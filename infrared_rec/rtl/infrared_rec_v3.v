==> flow/design.v <==
module infrared_rec_v3 #(
    parameter CLK_FREQ = 50_000_000
)(
    input clk,
    input rst_n,
    input ir_in, 
    output reg [15:0] data_out,
    output reg data_out_valid 
);
localparam  ONE_MSECOND = CLK_FREQ / 1000;
localparam  ONE_USECOND = ONE_MSECOND / 1000;
localparam CNT_560US_MIN	=ONE_USECOND * 200;
localparam CNT_560US_MID    =ONE_USECOND * 800;
localparam CNT_560US_MAX	=ONE_USECOND *1800; 
localparam CNT_9MS_MIN      = ONE_MSECOND * 8;
localparam CNT_9MS_MAX      = ONE_MSECOND * 10;
localparam CNT_4_5MS_MIN    = ONE_MSECOND * 4;
localparam CNT_4_5MS_MAX    = ONE_MSECOND * 5;
localparam CNT_2_25MS_MAX   = (ONE_MSECOND * 5)/2;
reg [2:0]   state;
localparam  S_IDLE = 3'b000; 
localparam  S_LEAD_LOW = 3'b001; 
localparam  S_LEAD_LOW_DONE = 3'b010; 
localparam  S_LEAD_HIGH = 3'b011;  
localparam  S_LEAD_HIGH_DONE = 3'b100; 
localparam  S_DATA = 3'b101;  
reg [31:0]  low_cnt;  
reg [31:0]  high_cnt;  
reg [5:0]  bit_cnt; 
reg ir_in_reg1, ir_in_reg2;
always @(posedge clk) begin
    ir_in_reg1 <= ir_in;
    ir_in_reg2 <= ir_in_reg1;
end
wire ir_fell = ir_in_reg2 && !ir_in_reg1;  
wire ir_rise = !ir_in_reg2 && ir_in_reg1;  
always @(posedge clk)begin
    if(!rst_n)begin
        state <= S_IDLE;
    end
    else begin
        case(state)
            S_IDLE:begin
                if(!ir_in) state <= S_LEAD_LOW;
                else state <= S_IDLE;
            end
            S_LEAD_LOW:begin
                if(ir_rise) state <= S_LEAD_LOW_DONE;  
                else state <= S_LEAD_LOW;
                end
            S_LEAD_LOW_DONE:begin
                if(low_cnt >= CNT_9MS_MIN && low_cnt <= CNT_9MS_MAX)
                    state <= S_LEAD_HIGH;
                else 
                    state <= S_IDLE;
                end
            S_LEAD_HIGH:begin
                if(!ir_in)
                    state <= S_LEAD_HIGH_DONE;
                else 
                    state <= S_LEAD_HIGH;
            end
            S_LEAD_HIGH_DONE:begin
                    state <= S_DATA;
            end
            S_DATA: begin
                if (bit_cnt == 32) 
                    state <= S_IDLE; 
                else if (bit_cnt > 0 && high_cnt > CNT_2_25MS_MAX)
                    state <= S_IDLE;
                else 
                    state <= S_DATA;
            end
            default  : state <= S_IDLE;
        endcase
    end
end
always @(posedge clk) begin
    if(!rst_n) low_cnt <= 0;
    else if(!ir_in) low_cnt <= low_cnt + 1'b1;
    else if(ir_rise) low_cnt <= low_cnt;  
    else low_cnt <= 0;
end
always @(posedge clk) begin
    if(!rst_n) high_cnt <= 0;
    else if(ir_in) high_cnt <= high_cnt + 1'b1;
    else if(ir_fell) high_cnt <= high_cnt;  
    else high_cnt <= 0;
end
always @(posedge clk) begin
    if (!rst_n) 
        bit_cnt <= 6'b0;
    else if (state == S_DATA) begin
        if (ir_fell && (high_cnt > CNT_560US_MIN) && (high_cnt < CNT_560US_MAX))
            bit_cnt <= bit_cnt + 1'b1;
    end   
    else 
        bit_cnt <= 6'b0;
end
reg [32:0] data; 
always @(posedge clk) begin
    if (!rst_n)
        data <= 32'b0;
    else if (state == S_DATA && ir_fell) begin
        if ((high_cnt > CNT_560US_MIN) && (high_cnt < CNT_560US_MID))
            data[bit_cnt] <= 1'b0;
        else if ((high_cnt > CNT_560US_MID) && (high_cnt < CNT_560US_MAX))
            data[bit_cnt] <= 1'b1;
    end
end
wire [7:0] addr     = data[7:0]; 
wire [7:0] addr_n   = data[15:8]; 
wire [7:0] cmd      = data[23:16]; 
wire [7:0] cmd_n    = data[31:24]; 
wire data_valid = (addr == ~addr_n) && (cmd == ~cmd_n);
always @(posedge clk) begin
    if (!rst_n) begin
        data_out <= 16'h0;
    end 
    else if (bit_cnt == 6'd32) begin 
        data_out <= {addr[7:0], cmd[7:0]};
    end
end
always @(posedge clk) begin
    if (!rst_n) begin
        data_out_valid <= 1'b0;  
    end 
    else if (bit_cnt == 6'd32) begin
        data_out_valid <= 1'b1;  
    end 
    else begin
        data_out_valid <= 1'b0;  
    end
end
endmodule
Step by step through the tools: infrared_rec_v3
What the tools print for infrared_rec_v3, step after step. Line numbers count from 1 in the design file above. Cell names lack the library's common part. A cell with n/a has no value.

Top: infrared_rec_v3. Clock port: clk. Cell library: sky130hd. Timing corner: tt_025C_1v80.

Elaborated design
Counts by Yosys on the flattened word-level netlist (proc, flatten, opt, wreduce; memories kept). Register bits leave out memories and registers merged into their read ports (data or address). Print and check cells are left out. Cells with the same type and inputs are merged into one.

For register bits after elaboration the number is 125. The entry for input bits reads 3. Output and inout port bits: 17. Cells after elaboration: 64.

The entry for add/subtract/negate cells reads 4. Under magnitude comparators stands 8. The entry for equal/unequal tests reads 8. For shift operators the number is 2. For mux-type cells the number is 14. Bitwise gates (word level): 4. Reduce/logical cells: 15.

Operator list (count): two-way mux 32 bit (4); variable shift 1 x 7 -> 33 bit (first input constant) (2); OR 33 bit (2); two-way mux 33 bit (2); adder 32 x 1 -> 32 bit (second input constant) (2); AND 33 bit (1); NOT 33 bit (1); > comparator 32 x 14 -> 1 bit (second input constant) (1); > comparator 32 x 16 -> 1 bit (second input constant) (1); < comparator 32 x 16 -> 1 bit (second input constant) (1); > comparator 32 x 17 -> 1 bit (second input constant) (1); < comparator 32 x 17 -> 1 bit (second input constant) (1); greater-or-equal comparator 32 x 19 -> 1 bit (second input constant) (1); <= comparator 32 x 19 -> 1 bit (second input constant) (1); case mux 3 bit (select 6 bit) (1); logical AND 1 bit (9); two-way mux 3 bit (3); negation 6 -> 7 bit (1); == test 3 x 2 -> 1 bit (second input constant) (2); == test 3 bit (second input constant) (2); adder 6 x 1 -> 6 bit (second input constant) (1); > comparator 6 x 1 -> 1 bit (second input constant) (1); == test 6 bit (second input constant) (1); != test 2 bit (second input constant) (2); AND reduction 2 bit (2); two-way mux 2 bit (2); == test 3 x 1 -> 1 bit (second input constant) (1); logical NOT 3 bit (1).

Not listed: further kinds 3, cells in them 5.

Longest topological paths
Depth = most cells in a row (Yosys ltp): at word level without a register or memory, in the mapped netlist without a sequential cell, where the memories' decode and read muxes count.

The figure for depth after elaboration is 7. The entry for ABC_AREA reads 0. The entry for mapped depth reads 9. For gate-level depth less buffers the number is 8.

Mapped cells and area
The flow's flattened synthesis, as Yosys stat reports it; memories are mapped. The netlist is that of the ABC_AREA named above (0 if unset); the other value can give another one. The area totals of this step are shown rounded.

Cell types: dfxtp_1 (count 111, total area 2.22E+03 µm²); nand2_1 (count 98, total area 367.853 µm²); nor2_1 (count 68, total area 255.245 µm²); a21oi_1 (count 47, total area 235.226 µm²); nand3_1 (count 39, total area 195.187 µm²); mux2_2 (count 17, total area 191.434 µm²); nand4_1 (count 20, total area 125.12 µm²); nor3_1 (count 25, total area 125.12 µm²); o221a_1 (count 11, total area 123.869 µm²); nor4_1 (count 19, total area 118.864 µm²); ha_1 (count 9, total area 112.608 µm²); and3_1 (count 17, total area 106.352 µm²); or3_1 (count 15, total area 93.84 µm²); mux2i_1 (count 9, total area 90.086 µm²); clkbuf_1 (count 21, total area 78.826 µm²); and2_1 (count 11, total area 68.816 µm²); or2_2 (count 11, total area 68.816 µm²); nor4_4 (count 3, total area 63.811 µm²).

Not listed: further types 56, cells in them 153.

The figure for standard cells after synthesis is 704. Under mapped area stands 5800 µm². Under area of sequential cells stands 2200 µm². The entry for flip-flop cells reads 111. The entry for buffer cells reads 39.

Worst setup path after synthesis
OpenSTA on the mapped netlist: ideal clock, no wires. The path of least setup slack (recovery checks aside). Input and output delay are each 20% of the period. Register names are those of the netlist, which keeps one name where synthesis merged equal registers.

Path kind: register -> register. Start point: register bit_cnt[0]. End point: register (name not given). The entry for clock period reads 3.02 ns. Under library setup time stands 0.116 ns. Under launch time at the first pin stands 0.000 ns. The entry for arrival time reads 2.135 ns. For required time the number is 2.904 ns. For slack the number is 0.769 ns. The entry for path delay reads 2.251 ns. Stages: 9. The figure for buffers on the path is 1. Under synthesis period reached stands 2.251 ns.

"path delay" is the arrival time less input delay plus setup time. "stages" counts driving pins, that of a launching flip-flop among them; a cell with two outputs on the path counts twice. "synthesis period reached" is the clock period less the worst setup slack; recovery checks do not enter. This is arithmetic on one report: input and output delays are still those of the set period (20% each). A register here has more assigning lines than the two given.

Path through: dfxtp_1 -> inv_1 -> ha_1 -> or3b_1 -> nor4_1 -> nor3_1 -> buf_2 -> or4_1 -> o211a_1.

RTL lines, path post-synthesis: from (decl) (RTL line 29) `reg [5:0]  bit_cnt;`; from (assign) (RTL line 92) `bit_cnt <= 6'b0;`; from (assign) (RTL line 95) `bit_cnt <= bit_cnt + 1'b1;`.

Chain of elaborated cells between the ends: none given.

Worst path after layout
From the final timing report of stored run 1: the path of least setup slack in the routed layout; clock arrival at registers is part of the times.

Path kind: register -> register. Start point: register bit_cnt[0]. End point: register (name not given). The entry for clock period reads 2.59 ns. Under library setup time stands 0.10 ns. Under launch time at the first pin stands 0.35 ns. The entry for arrival time reads 2.34 ns. For required time the number is 2.84 ns. For slack the number is 0.50 ns. Stages: 9. The figure for buffers on the path is 1.

A register here has more assigning lines than the two given.

Path through: dfxtp_4 -> inv_4 -> ha_4 -> or3b_4 -> nor4_4 -> nor3_2 -> buf_4 -> or3b_4 -> o221a_1.

RTL lines, path post-layout: from (decl) (RTL line 29) `reg [5:0]  bit_cnt;`; from (assign) (RTL line 92) `bit_cnt <= 6'b0;`; from (assign) (RTL line 95) `bit_cnt <= bit_cnt + 1'b1;`.

Chain of elaborated cells between the ends: none given.

--- measured runs ---
infrared_rec_v3 through Yosys and OpenROAD on sky130hd: 2 stored runs, unordered, with their settings and measured results. The constraints put input and output delay at 20% of the set period each and load the outputs with 0.01 pF. "clock period reached" is the run's clock period less its worst setup slack. It is reckoned from that one timing run; input and output delays stay at 20% of the period that was set. "time of the worst setup path" = time allowed to the worst setup path (clock period - input delay - output delay, where it has them) - its slack; a late launch clock adds to it, a late capture clock takes from it. "power": no workload was simulated; the value follows from the tool's default switching activity. The measured numbers are rounded.

Files of stored run 1:
==> flow/run.sh <==
#!/bin/bash
# the make line also repeats the synthesis and layout settings of config.mk as NAME=value (left out here)
make -C /OpenROAD-flow-scripts/flow DESIGN_CONFIG=/design/flow/config.mk WORK_HOME=/design/flow/orfs CLKGATE_MAP_FILE= finish
==> flow/config.mk <==
export PLATFORM = sky130hd
export DESIGN_NAME = infrared_rec_v3
export DESIGN_NICKNAME = infrared_rec_v3
export VERILOG_FILES = /design/flow/design.v
export SDC_FILE = /design/flow/constraint.sdc
export NUM_CORES = 4
export LEC_CHECK = 0
export CAP_MARGIN = 10
export CELL_PAD_IN_SITES_DETAIL_PLACEMENT = 1
export CORE_MARGIN = 2
export CORE_UTILIZATION = 24
export MAX_ROUTING_LAYER = met5
export MIN_ROUTING_LAYER = met1
export PLACE_DENSITY_LB_ADDON = 0.05
export SETUP_SLACK_MARGIN = 0.76
export SLEW_MARGIN = 20
==> flow/constraint.sdc <==
create_clock -name core_clock -period 2.59 [get_ports {clk}]
set_input_delay 0.5180 -clock core_clock [delete_from_list [all_inputs] [get_ports {clk}]]
set_output_delay 0.5180 -clock core_clock [all_outputs]
set_load 0.01 [all_outputs]

Results of stored run 1. The measured worst setup slack after layout is 0.50 ns. The clock period reached reads 2.088 ns. The standard-cell area after layout comes to 8,100 µm². The power comes to 3,300 µW. The measured setup TNS is 0.000 ns. The time of the worst setup path stands at 2.09 ns. Class of the worst setup path: register -> register. For the utilization after layout the run shows 34%. The area of the synthesized netlist reads 5,800 µm². The area inside the die boundary comes to 25,000 µm². The worst hold slack in the final report reads 0.38 ns.

Files of stored run 2:
==> flow/run.sh <==
#!/bin/bash
# the make line also repeats the synthesis and layout settings of config.mk as NAME=value (left out here)
make -C /OpenROAD-flow-scripts/flow DESIGN_CONFIG=/design/flow/config.mk WORK_HOME=/design/flow/orfs CLKGATE_MAP_FILE= finish
==> flow/config.mk <==
export PLATFORM = sky130hd
export DESIGN_NAME = infrared_rec_v3
export DESIGN_NICKNAME = infrared_rec_v3
export VERILOG_FILES = /design/flow/design.v
export SDC_FILE = /design/flow/constraint.sdc
export NUM_CORES = 4
export LEC_CHECK = 0
export ABC_AREA = 1
export CAP_MARGIN = 40
export CORE_MARGIN = 3
export CORE_UTILIZATION = 72
export HOLD_SLACK_MARGIN = 0.25
export MAX_ROUTING_LAYER = met4
export MIN_ROUTING_LAYER = met1
export PLACE_DENSITY = 0.55
export SETUP_SLACK_MARGIN = -0.1
export SLEW_MARGIN = 35
==> flow/constraint.sdc <==
create_clock -name core_clock -period 3.54 [get_ports {clk}]
set_input_delay 0.7080 -clock core_clock [delete_from_list [all_inputs] [get_ports {clk}]]
set_output_delay 0.7080 -clock core_clock [all_outputs]
set_load 0.01 [all_outputs]

Results of stored run 2. The area inside the die boundary comes to 9,900 µm². The time of the worst setup path stands at 1.86 ns. Class of the worst setup path: input -> register. The clock period reached reads 2.564 ns. The measured worst setup slack after layout is 0.98 ns. The worst hold slack in the final report reads 0.36 ns. The measured setup TNS is 0.000 ns. The standard-cell area after layout comes to 6,700 µm². The power comes to 2,000 µW. For the utilization after layout the run shows 80%. The area of the synthesized netlist reads 6,300 µm².
--- end ---
